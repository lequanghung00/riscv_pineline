==> flow/design.v <==
module execute (
  input clk    ,   
  input reset_n,   
  input               ID_EX_mem_to_reg  ,
  input               ID_EX_reg_write   ,
  input               ID_EX_mem_write   ,
  input               ID_EX_mem_read    ,
  input               ID_EX_alu_src     ,
  input        [ 1:0] ID_EX_alu_op      ,
  input        [31:0] ID_EX_data1       ,
  input        [31:0] ID_EX_data2       ,
  input        [31:0] ID_EX_imm_gen     ,
  input        [ 4:0] ID_EX_rs1         ,
  input        [ 4:0] ID_EX_rs2         ,
  input        [ 4:0] ID_EX_rd          ,
  input        [ 3:0] ID_EX_inst_func   ,
  input        [ 1:0] forwardA         ,
  input        [ 1:0] forwardB         ,
  input        [31:0] wb_data           ,
  output logic [31:0] EX_MEM_alu_out    ,
  output logic        EX_MEM_mem_to_reg ,
  output logic        EX_MEM_reg_write  ,
  output logic        EX_MEM_mem_write  ,
  output logic        EX_MEM_mem_read   ,
  output logic [31:0] EX_MEM_dataB      ,
  output logic [ 4:0] EX_MEM_rd         ,
  output logic [31:0] alu_out           
);
logic [31:0] dataA;
logic [31:0] dataB;
logic [ 3:0] alu_ctrl;
logic [31:0] alu_inB;
localparam [3:0]  ADD = 4'b0010,
                  SUB = 4'b0110,
                  AND = 4'b0000,
                  OR  = 4'b0001,
                  XOR = 4'b0111;
localparam [1:0]  R = 2'b10,
                  I = 2'b00,
                  B = 2'b01;
always_comb begin : proc_alu_control
  case (ID_EX_alu_op)
  I: alu_ctrl = ADD;
  B: alu_ctrl = SUB;
  R: begin
      case (ID_EX_inst_func)
      4'b0000: alu_ctrl = ADD;
      4'b1000: alu_ctrl = SUB;
      4'b0111: alu_ctrl = AND;
      4'b0110: alu_ctrl = OR ;
      4'b0100: alu_ctrl = XOR;
        default : alu_ctrl = 4'b1111;
      endcase
  end
    default : alu_ctrl = 4'b1111;
  endcase
end
always_comb begin : proc_ALU
  case (forwardA)
  2'b01: dataA = wb_data;
  2'b10: dataA = EX_MEM_alu_out;
    default : dataA = ID_EX_data1;
  endcase
  case (forwardB)
  2'b01: dataB = wb_data;
  2'b10: dataB = EX_MEM_alu_out;
    default : dataB = ID_EX_data2;
  endcase
  alu_inB = (ID_EX_alu_src) ? ID_EX_imm_gen : dataB;
  case (alu_ctrl)
  ADD: alu_out = dataA + alu_inB;
  SUB: alu_out = dataA - alu_inB;
  AND: alu_out = dataA & alu_inB;
  OR : alu_out = dataA | alu_inB;
  XOR: alu_out = dataA ^ alu_inB;
    default : alu_out = dataA;
  endcase
end
always_ff @(posedge clk or negedge reset_n) begin : proc_EX_MEM_register
  if(~reset_n) begin
    EX_MEM_alu_out    <= 0;
    EX_MEM_mem_to_reg <= 0;
    EX_MEM_reg_write  <= 0;
    EX_MEM_mem_write  <= 0;
    EX_MEM_mem_read   <= 0;
    EX_MEM_dataB      <= 0;
    EX_MEM_rd         <= 0;
  end
  else begin
    EX_MEM_alu_out    <= alu_out;
    EX_MEM_mem_to_reg <= ID_EX_mem_to_reg;
    EX_MEM_reg_write  <= ID_EX_reg_write;
    EX_MEM_mem_write  <= ID_EX_mem_write;
    EX_MEM_mem_read   <= ID_EX_mem_read;
    EX_MEM_dataB      <= dataB;
    EX_MEM_rd         <= ID_EX_rd;
  end
end
endmodule : execute
-- Step by step through the tools: execute
What the tools print for execute, step after step.
Line numbers count from 1 in the design file above.
Library cell names are shortened.
A cell with -- has no value.
- top module: execute
- clock port: clk
- cell library: sky130hd
- timing corner: tt_025C_1v80

-- Word level
Counts by Yosys on the flattened word-level netlist (proc, flatten, opt, wreduce; memories kept). Register bits leave out memories and registers merged into their read ports (data or address); mux counts leave out enables and synchronous resets folded into registers. Print and check cells are left out. Cells with the same type and inputs are merged into one.
- add/subtract/negate cells: 2
- equality and inequality tests: 14
- muxes and demuxes: 6
- noted bitwise logic cells: 3
- noted reductions and logical operators: 3
- operator list (cell ; count):
    32-bit case mux with 5-bit select ; 1
    32-bit case mux with 2-bit select ; 2
    32-bit adder ; 1
    32-bit subtractor ; 1
    32-bit bitwise AND ; 1
    32-bit bitwise OR ; 1
    32-bit bitwise XOR ; 1
    32-bit 2-to-1 mux ; 1
    4-bit by 3-bit equality test with 1-bit output with constant B ; 5
    4-bit case mux with 5-bit select ; 1
    4-bit case mux with 3-bit select ; 1
    4-bit logical NOT ; 2
    2-bit by 1-bit equality test with 1-bit output with constant B ; 3
    2-bit equality test with constant B ; 3
    4-bit by 1-bit equality test with 1-bit output with constant B ; 1
    4-bit by 2-bit equality test with 1-bit output with constant B ; 1
    4-bit equality test with constant B ; 1
    2-bit logical NOT ; 1
- noted register bits: 73
- bits of input ports: 160
- output and inout bits at 105
- elaborated cells at 35

-- Logic depth
Yosys ltp: most cells in a row. Word level: on the elaborated netlist, between registers, memories and ports. Mapped: between sequential cells and ports; inverters and the memories' decode and read muxes count.
- noted depth in word-level cells: 5
- ABC_AREA: 0
- noted mapped depth: 25

-- Mapped cells and area
Yosys stat after the flow's synthesis: flattened, memories mapped to cells. It holds for the ABC_AREA given above (unset counts as 0); a run with the other value may have another netlist.
- standard cells after synthesis at 1005
- chip area (Yosys) at 7995.2 um^2
- mapped flip-flops: 73
- buffer cells: 58
- cells by type (type ; count ; area in all (um^2)):
    dfrtp_1 ; 73 ; 1.83E+03
    ha_1 ; 107 ; 1.34E+03
    a21oi_1 ; 123 ; 615.59
    a22oi_1 ; 59 ; 442.925
    xnor2_1 ; 49 ; 429.162
    o21ai_0 ; 66 ; 330.317
    inv_1 ; 87 ; 326.563
    nand2_1 ; 81 ; 304.042
    nor2_1 ; 66 ; 247.738
    a221oi_1 ; 26 ; 227.718
    clkbuf_1 ; 36 ; 135.13
    o21a_1 ; 18 ; 135.13
    o21ai_1 ; 23 ; 115.11
    mux2_2 ; 9 ; 101.347
    a21o_1 ; 11 ; 82.579
    xor2_1 ; 9 ; 78.826
    buf_6 ; 6 ; 67.565
    nor2b_1 ; 10 ; 62.56
Not listed: further types 50, cells in them 146.

-- Timing after synthesis
OpenSTA on the mapped netlist: ideal clock, no wires. The path of least setup slack (recovery checks aside). Input and output delay are each 20% of the period. Register names are those of the netlist, which keeps one name where synthesis merged equal registers.
- path type: in2out
- start: input ID_EX_alu_src
- end: output alu_out[30]
- period at 7.42 ns
- input delay: 1.484 ns
- time at the first pin at 1.484 ns
- data arrival time: 6.112 ns
- setup slack at -0.176 ns
- delay of the path: 4.628 ns
- driving pins on the path at 21
- synthesis period reached at 7.596 ns
"delay of the path" is the arrival time less input delay plus setup time.
A path that ends at an output port has no setup time.
"driving pins on the path": output pins that drive a net of the path, with the launching flip-flop's if there is one; two outputs of one cell count as two.
"synthesis period reached" is the clock period less the worst setup slack; recovery checks do not enter. This is arithmetic on one report: input and output delays are still those of the set period (20% each).
The rows between start and end are the longest chain of elaborated cells between them; the timing report does not say that the signal goes this way. Where chains are equally long, one stands for them.
A line is the first line of the expression or statement that the cell stems from. Yosys adds cells for indexed reads and writes and turns some case tables into memories.
- cell sequence: clkbuf_1 > buf_2 > buf_2 > buf_1 > mux2i_1 > ha_1 > nand2b_1 > nor3_2 > o21ai_1 > nand2b_1 > nand2_1 > xnor2_1 > ha_1 > a21oi_1 > nor2b_1 > or4b_1 > o22a_1 > a311oi_1 > a21oi_1 > xnor2_1 > o22ai_1
- noted cells in the longest elaborated chain: 3
- noted elaborated cells on any way between the ends: 7
- noted source lines of those cells: 7
- those cells by class: add/sub: 2; mux: 2; logic: 3
- ends and longest elaborated chain, post-synthesis (what ; line ; RTL):
    from (decl) ; 8 ; input               ID_EX_alu_src     ,
    32-bit 2-to-1 mux ; 69 ; alu_inB = (ID_EX_alu_src) ? ID_EX_imm_gen : dataB;
    32-bit subtractor ; 72 ; SUB: alu_out = dataA - alu_inB;
    32-bit case mux with 5-bit select ; 70 ; case (alu_ctrl)
    to (decl) ; 27 ; output logic [31:0] alu_out

-- Timing after layout
From the final timing report of flow run 2: the path of least setup slack in the routed layout; clock arrival at registers is part of the times.
- path type: in2out
- start: input forwardB[0]
- end: output alu_out[30]
- period at 10.3 ns
- input delay: 2.06 ns
- time at the first pin at 2.06 ns
- data arrival time: 6.86 ns
- setup slack at 1.38 ns
- driving pins on the path at 23
The rows between start and end are the longest chain of elaborated cells between them; the timing report does not say that the signal goes this way. Where chains are equally long, one stands for them.
- cell sequence: buf_12 > inv_8 > ha_4 > buf_4 > a22oi_1 > o21ai_1 > o31a_1 > nor3_4 > nor4b_4 > inv_2 > buf_4 > o21ai_2 > xnor2_1 > ha_2 > a21o_1 > or4b_1 > o22a_4 > a311oi_4 > buf_4 > a21oi_2 > xnor2_1 > o22ai_2 > buf_2
- noted cells in the longest elaborated chain: 5
- noted elaborated cells on any way between the ends: 10
- noted source lines of those cells: 8
- those cells by class: add/sub: 2; eq/ne: 2; mux: 3; logic: 3
- ends and longest elaborated chain, after layout (what ; line ; RTL):
    from (decl) ; 18 ; input        [ 1:0] forwardB         ,
    2-bit equality test ; 64 ; case (forwardB)
    32-bit case mux with 2-bit select ; 64 ;
    32-bit 2-to-1 mux ; 69 ; alu_inB = (ID_EX_alu_src) ? ID_EX_imm_gen : dataB;
    32-bit subtractor ; 72 ; SUB: alu_out = dataA - alu_inB;
    32-bit case mux with 5-bit select ; 70 ; case (alu_ctrl)
    to (decl) ; 27 ; output logic [31:0] alu_out

FLOW RESULTS
============

Settings and measured results of 2 stored flow runs for module execute (sky130hd), not sorted in any way. The constraints put input and output delay at 20% of the set period each and load the outputs with 0.01 pF.
"achieved clock period" is the run's clock period less its worst setup slack. It is reckoned from that one timing run; input and output delays stay at 20% of the period that was set.
"worst setup path time" means the part of the period allowed to the worst setup path (the constraints hold back 20% at inputs and 20% at outputs) less its slack; where the path has registers, the arrival times of their clocks count too.
"total power of the final layout" rests on the timing tool's default activity at the inputs, not on a simulated workload.

Flow run 1

==> flow/run.sh <==
#!/bin/bash
# the make line also repeats the synthesis and layout settings of config.mk as NAME=value (left out here)
make -C /OpenROAD-flow-scripts/flow DESIGN_CONFIG=/design/flow/config.mk WORK_HOME=/design/flow/orfs CLKGATE_MAP_FILE= finish
==> flow/config.mk <==
export PLATFORM = sky130hd
export DESIGN_NAME = execute
export DESIGN_NICKNAME = execute
export VERILOG_FILES = /design/flow/design.v
export SDC_FILE = /design/flow/constraint.sdc
export NUM_CORES = 4
export LEC_CHECK = 0
export CAP_MARGIN = 20
export CELL_PAD_IN_SITES_GLOBAL_PLACEMENT = 1
export CORE_ASPECT_RATIO = 1.61
export CORE_MARGIN = 5
export CORE_UTILIZATION = 60
export CTS_CLUSTER_DIAMETER = 242
export CTS_CLUSTER_SIZE = 20
export GPL_ROUTABILITY_DRIVEN = 1
export MIN_ROUTING_LAYER = met1
export PLACE_DENSITY_LB_ADDON = 0.06
export SETUP_SLACK_MARGIN = 1.04
export SLEW_MARGIN = 35
export TNS_END_PERCENT = 65
==> flow/constraint.sdc <==
create_clock -name core_clock -period 12.7 [get_ports {clk}]
set_input_delay 2.5400 -clock core_clock [delete_from_list [all_inputs] [get_ports {clk}]]
set_output_delay 2.5400 -clock core_clock [all_outputs]
set_load 0.01 [all_outputs]

Flow run 1: not finished: placement ended with error FLW-0024.

Flow run 2

==> flow/run.sh <==
#!/bin/bash
# the make line also repeats the synthesis and layout settings of config.mk as NAME=value (left out here)
make -C /OpenROAD-flow-scripts/flow DESIGN_CONFIG=/design/flow/config.mk WORK_HOME=/design/flow/orfs CLKGATE_MAP_FILE= finish
==> flow/config.mk <==
export PLATFORM = sky130hd
export DESIGN_NAME = execute
export DESIGN_NICKNAME = execute
export VERILOG_FILES = /design/flow/design.v
export SDC_FILE = /design/flow/constraint.sdc
export NUM_CORES = 4
export LEC_CHECK = 0
export CAP_MARGIN = 20
export CELL_PAD_IN_SITES_GLOBAL_PLACEMENT = 2
export CORE_ASPECT_RATIO = 0.57
export CORE_MARGIN = 2
export CORE_UTILIZATION = 23
export CTS_CLUSTER_DIAMETER = 236
export PLACE_DENSITY_LB_ADDON = 0.01
export SETUP_SLACK_MARGIN = 2.17
export SLEW_MARGIN = 20
export TNS_END_PERCENT = 85
==> flow/constraint.sdc <==
create_clock -name core_clock -period 10.3 [get_ports {clk}]
set_input_delay 2.0600 -clock core_clock [delete_from_list [all_inputs] [get_ports {clk}]]
set_output_delay 2.0600 -clock core_clock [all_outputs]
set_load 0.01 [all_outputs]

Measured in flow run 2:
- noted the Yosys chip area after synthesis: 7995.2 um^2
- total die area: 36327.5 um^2
- standard-cell area after layout at 13302.8 um^2
- noted the utilization of the finished layout: 0.389
- noted the setup slack of the critical path: 1.378 ns
- noted the total negative slack: 0.000 ns
- noted the post-route worst hold slack: 0.608 ns
- total power of the final layout at 1937 µW
- achieved clock period at 8.922 ns
- worst setup path time at 4.80 ns
- kind of the worst setup path: in2out
