==> flow/design.v <==
module instruction_fetch (
  input                       clk         ,
  input                       reset_n     ,
  input        [31:0]         pc_branch   ,
  input                       pc_src      ,
  input                       pc_write    ,
  input                       IF_ID_write ,
  input                       IF_flush    ,
  output logic [31:0]         IF_ID_pc    ,
  output logic [31:0]         IF_ID_inst  
);
logic [31:0] pc_next;
logic [31:0] pc_new ;
logic [31:0] pc_out ;
logic [31:0] pc_ff  ;
logic [31:0] inst   ;
always_comb begin : proc_pc_selection
  pc_next   = pc_ff + 32'h0004            ;
  pc_new    = pc_src ? pc_branch : pc_next;
  pc_out    = pc_write ? pc_new : pc_ff   ;
end
always_ff @(posedge clk or negedge reset_n) begin : proc_pc_ff
  if(~reset_n) begin
    pc_ff <= 0;
  end 
  else if(pc_write) begin
    pc_ff <= pc_new;
  end
  else begin
    pc_ff <= pc_ff;
  end
end
localparam [31:0] NONE    = 32'h0000,  
                  INST1   = 32'h0004,  
                  INST2   = 32'h0008,  
                  INST3   = 32'h000C,  
                  INST4   = 32'h0010,  
                  INST5   = 32'h0014,  
                  INST6   = 32'h0018,  
                  INST7   = 32'h001C,  
                  INST8   = 32'h0020,  
                  INST9   = 32'h0024,  
                  INST10  = 32'h0028,  
                  INST11  = 32'h002C,  
                  INST12  = 32'h0030,  
                  INST13  = 32'h0034,  
                  INST14  = 32'h0038,  
                  INST15  = 32'h003C,  
                  INST16  = 32'h0040,  
                  INST17  = 32'h0044,  
                  INST18  = 32'h0048,  
                  INST19  = 32'h004C,  
                  INST20  = 32'h0050,  
                  INST21  = 32'h0054,  
                  INST22  = 32'h0058;  
always_comb begin : proc_instruction_memory
  case (pc_out)
    NONE    : inst = 32'b00000000000000000000000000000000;
    INST1   : inst = 32'b0000000_01110_01100_000_01000_0110011;
    INST2   : inst = 32'b0100000_01000_01100_000_01010_0110011;
    INST3   : inst = 32'b111111001110_01010_000_01111_0010011;
    INST4   : inst = 32'b000000001000_00010_010_01110_0000011;
    INST5   : inst = 32'b0000000_01110_10011_000_00101_0110011;
    INST6   : inst = 32'b0000000_01110_00010_010_00100_0100011;
    INST7   : inst = 32'b0_000000_01010_00001_000_1100_0_1100011;
    INST8   : inst = 32'b000000010100_00101_010_00111_0000011;
    INST9   : inst = 32'b000000000010_01011_000_00111_0010011;
    INST10  : inst = 32'b000000000111_00101_010_01100_0100011;
    INST11  : inst = 32'b0100000_00111_01011_000_00010_0110011;
    INST12  : inst = 32'b0000000_00011_00101_111_01110_0110011;
    INST13  : inst = 32'b000000001110_00101_010_10000_0100011;
    INST14  : inst = 32'b0_000000_01110_00001_000_1100_0_1100011;
    INST15  : inst = 32'b0000000_01110_01100_000_01000_0110011;
    INST16  : inst = 32'b0100000_01000_01100_000_01010_0110011;
    INST17  : inst = 32'b111111001110_01010_000_01111_0010011;
    INST18  : inst = 32'b000000001000_00010_010_01110_0000011;
    INST19  : inst = 32'b0000000_01110_10011_000_00101_0110011;
    INST20  : inst = 32'b000000001010_00010_010_01110_0000011;
    INST21  : inst = 32'b0_000000_01110_00001_000_1100_0_1100011;
    INST22  : inst = 32'b0000000_01110_01100_000_01111_0110011;
    default : inst = 32'b0;
  endcase
end
always_ff @(posedge clk or negedge reset_n) begin : proc_IF_ID_register
  if(~reset_n) begin
     IF_ID_pc   <= 0;
     IF_ID_inst <= 0;
  end
  else if (IF_flush) begin
     IF_ID_pc   <= 0;
     IF_ID_inst <= 0;
  end
  else if (IF_ID_write) begin
    IF_ID_pc    = pc_out;
    IF_ID_inst  = inst;
  end
  else begin
    IF_ID_pc    <= IF_ID_pc;
    IF_ID_inst  <= IF_ID_inst;
  end
end
endmodule : instruction_fetch
# == Step by step through the tools: instruction_fetch ==
# Tool output for the design above, in the order of the flow.
# Line numbers count from 1 in the design file above.
# Library cell names are shortened.
# The mark n/a stands for no value.
# setup
top,instruction_fetch
clock_port,clk
cell_library,sky130hd
corner,tt_025C_1v80

# == Word-level counts ==
# Source: Yosys, flattened and elaborated, memories not mapped. Widths are those after wreduce. Registers that Yosys merges into a memory's read port (data or address) are not register bits. Print and check cells do not count. Equal cells are merged and count once.
# word_totals
regBits,96
input_bits,38
wordCells,40
# classes
addsub,1
n_eq,22
mux,7
n_reduce_logical,7
# op_table
cell,n
parallel mux 32 bit (select 16 bit),1
== test 32 x 6 -> 1 bit with constant B,8
== test 32 x 7 -> 1 bit with constant B,7
two-way mux 32 bit,6
== test 32 x 5 -> 1 bit with constant B,4
== test 32 x 4 -> 1 bit with constant B,2
adder 32 x 3 -> 32 bit with constant B,1
== test 32 x 3 -> 1 bit with constant B,1
OR reduction 2 bit,6
nonzero test 2 bit,1

# == Longest topological paths ==
# Yosys ltp: most cells in a row. Word level: on the elaborated netlist, between registers, memories and ports. Mapped: between sequential cells and ports; inverters and the memories' decode and read muxes count.
# logic_depth
depth_word,8
ABC_AREA,0
ltp_mapped,13

# == After synthesis ==
# Yosys stat after the flow's synthesis: flattened, memories mapped to cells. It holds for the ABC_AREA given above (unset counts as 0); a run with the other value may have another netlist.
# by_type
cell_type,n
dfrtp_1,87
mux2i_1,36
nor2_1,77
nand2_1,67
o21ai_2,18
nand3_1,25
buf_4,15
o21ai_0,22
nor3_1,21
o22ai_1,14
nand4_1,13
a21oi_1,15
nor4_1,12
a311oi_1,8
buf_2,12
and3_1,9
clkbuf_1,13
and4_1,5
# Not listed: further types 55, cells in them 116.
# mapped
mapped_cells,585
yosys_area_mm2,0.0052225
flip_flops,87

# == Path before layout ==
# OpenSTA on the mapped netlist: ideal clock, no wires. The path of least setup slack (recovery checks aside). Input and output delay are each 20% of the period. Register names are those of the netlist, which keeps one name where synthesis merged equal registers.
# synth_path
path_type,input-to-reg
startpoint,input pc_src
endpoint,register IF_ID_inst[21]
period_ps,3060
setup_time_ps,131
t_first_pin_ps,612
arrival_time_ps,2723
required_ps,2929
path_slack_ps,206
delay_ps,2242
path_stages,10
n_path_buf,3
synth_period_reached_ps,2854
# "delay_ps" is the arrival time less input delay plus setup time.
# "path_stages" counts driving pins, that of a launching flip-flop among them; a cell with two outputs on the path counts twice.
# "synth_period_reached_ps" is the clock period less the worst setup slack; recovery checks do not enter. This is arithmetic on one report: input and output delays are still those of the set period (20% each).
# The rows between start and end are the longest chain of elaborated cells between them; the timing report does not say that the signal goes this way. Where chains are equally long, one stands for them.
# Each line given opens the expression or statement behind the cell; cells for indexed reads and writes are added by Yosys, which also makes memories of some case tables.
# A register here has more assigning lines than the two given.
# synth_between
path_cell_list,buf_2 buf_6 buf_2 or2_2 a31o_2 xnor2_1 a32oi_1 a21bo_2 a2111oi_0 o21ai_1
elab_chain_cells,7
cells_between,33
classes_between,22 x eq/ne; 5 x mux; 6 x reduce/logical
# synth_rtl
item,line_no,rtl
start: declaration,5,"input                       pc_src      ,"
two-way mux 32 bit,19,pc_new    = pc_src ? pc_branch : pc_next;
two-way mux 32 bit,20,pc_out    = pc_write ? pc_new : pc_ff   ;
== test 32 x 7 -> 1 bit,57,case (pc_out)
OR reduction 2 bit,n/a,
parallel mux 32 bit (select 16 bit),57,
two-way mux 32 bit,93,else if (IF_ID_write) begin
two-way mux 32 bit,89,else if (IF_flush) begin
end: assignment,95,IF_ID_inst  = inst;
end: assignment,99,IF_ID_inst  <= IF_ID_inst;
end: declaration,10,output logic [31:0]         IF_ID_inst

# == Worst path after layout ==
# From the final timing report of record 1: the path of least setup slack in the routed layout; clock arrival at registers is part of the times.
# The report prints the path's times to 10 ps; the period is as set.
# layout_path
path_type,reg-to-reg
startpoint,register pc_ff[2]
endpoint,register IF_ID_inst[8]
period_ps,3420
setup_time_ps,70
t_first_pin_ps,360
arrival_time_ps,3110
required_ps,3710
path_slack_ps,600
path_stages,12
n_path_buf,2
# The rows between start and end are the longest chain of elaborated cells between them; the timing report does not say that the signal goes this way. Where chains are equally long, one stands for them.
# A register here has more assigning lines than the two given.
# layout_between
path_cell_list,dfrtp_1 ha_4 nand3_4 nor2_2 o311a_1 or4b_1 nor4_1 and4_1 nand4b_4 buf_12 buf_16 o21ai_2
elab_chain_cells,8
cells_between,34
classes_between,1 x add/sub; 22 x eq/ne; 5 x mux; 6 x reduce/logical
# layout_rtl
item,line_no,rtl
start: declaration,15,logic [31:0] pc_ff  ;
start: assignment,27,pc_ff <= pc_new;
start: assignment,30,pc_ff <= pc_ff;
adder 32 x 3 -> 32 bit,18,pc_next   = pc_ff + 32'h0004            ;
two-way mux 32 bit,19,pc_new    = pc_src ? pc_branch : pc_next;
two-way mux 32 bit,20,pc_out    = pc_write ? pc_new : pc_ff   ;
== test 32 x 7 -> 1 bit,57,case (pc_out)
OR reduction 2 bit,n/a,
parallel mux 32 bit (select 16 bit),57,
two-way mux 32 bit,93,else if (IF_ID_write) begin
two-way mux 32 bit,89,else if (IF_flush) begin
end: assignment,95,IF_ID_inst  = inst;
end: assignment,99,IF_ID_inst  <= IF_ID_inst;
end: declaration,10,output logic [31:0]         IF_ID_inst
# Some nets on the timed path still bear RTL names; the line given drives or declares the net.
# layout_named_nets
signal,line_no
pc_out[8],20

# 2 stored runs of instruction_fetch in the flow (synthesis by Yosys, layout by OpenROAD, sky130hd cells), in arbitrary order. Constraints: input delay and output delay 20% of the set period each, output load 0.01 pF.
# By "timing.achieved_period_ps" is meant the clock period of the run minus its worst setup slack. This is arithmetic on one report: input and output delays are still those of the set period (20% each).
# "critical_path_time_ps" = time allowed to the worst setup path (clock period - input delay - output delay, where it has them) - its slack; a late launch clock adds to it, a late capture clock takes from it.
# "final_power_uw" rests on the timing tool's default activity at the inputs, not on a simulated workload.
# "critical_path_time_ps" is known to 10 ps.
# Among the settings, - means not set for that run.
run,period_ns,SETUP_SLACK_MARGIN,CAP_MARGIN,CORE_MARGIN,CORE_UTILIZATION,SLEW_MARGIN,PLACE_DENSITY,CORE_ASPECT_RATIO,CELL_PAD_IN_SITES_GLOBAL_PLACEMENT,CELL_PAD_IN_SITES_DETAIL_PLACEMENT,TNS_END_PERCENT,fin_tns_ps,final_setup_ws_ps,final_power_uw,util_pct,timing.achieved_period_ps,critical_path_time_ps,critical_path_type,stdcell_area_mm2,final_die_area_mm2,synthArea_mm2
record 1,3.42,0.87,20,2,40,20,-,-,-,-,-,0,603,3359,59.1,2817,2820,reg-to-reg,0.0074822,0.0139866,0.0052225
record 2,2.11,-0.16,20,2,34,0,0.37,0.67,0,0,70,-13502,-580,6045,55.2,2690,2690,reg-to-reg,0.008383,0.0163872,0.0052225
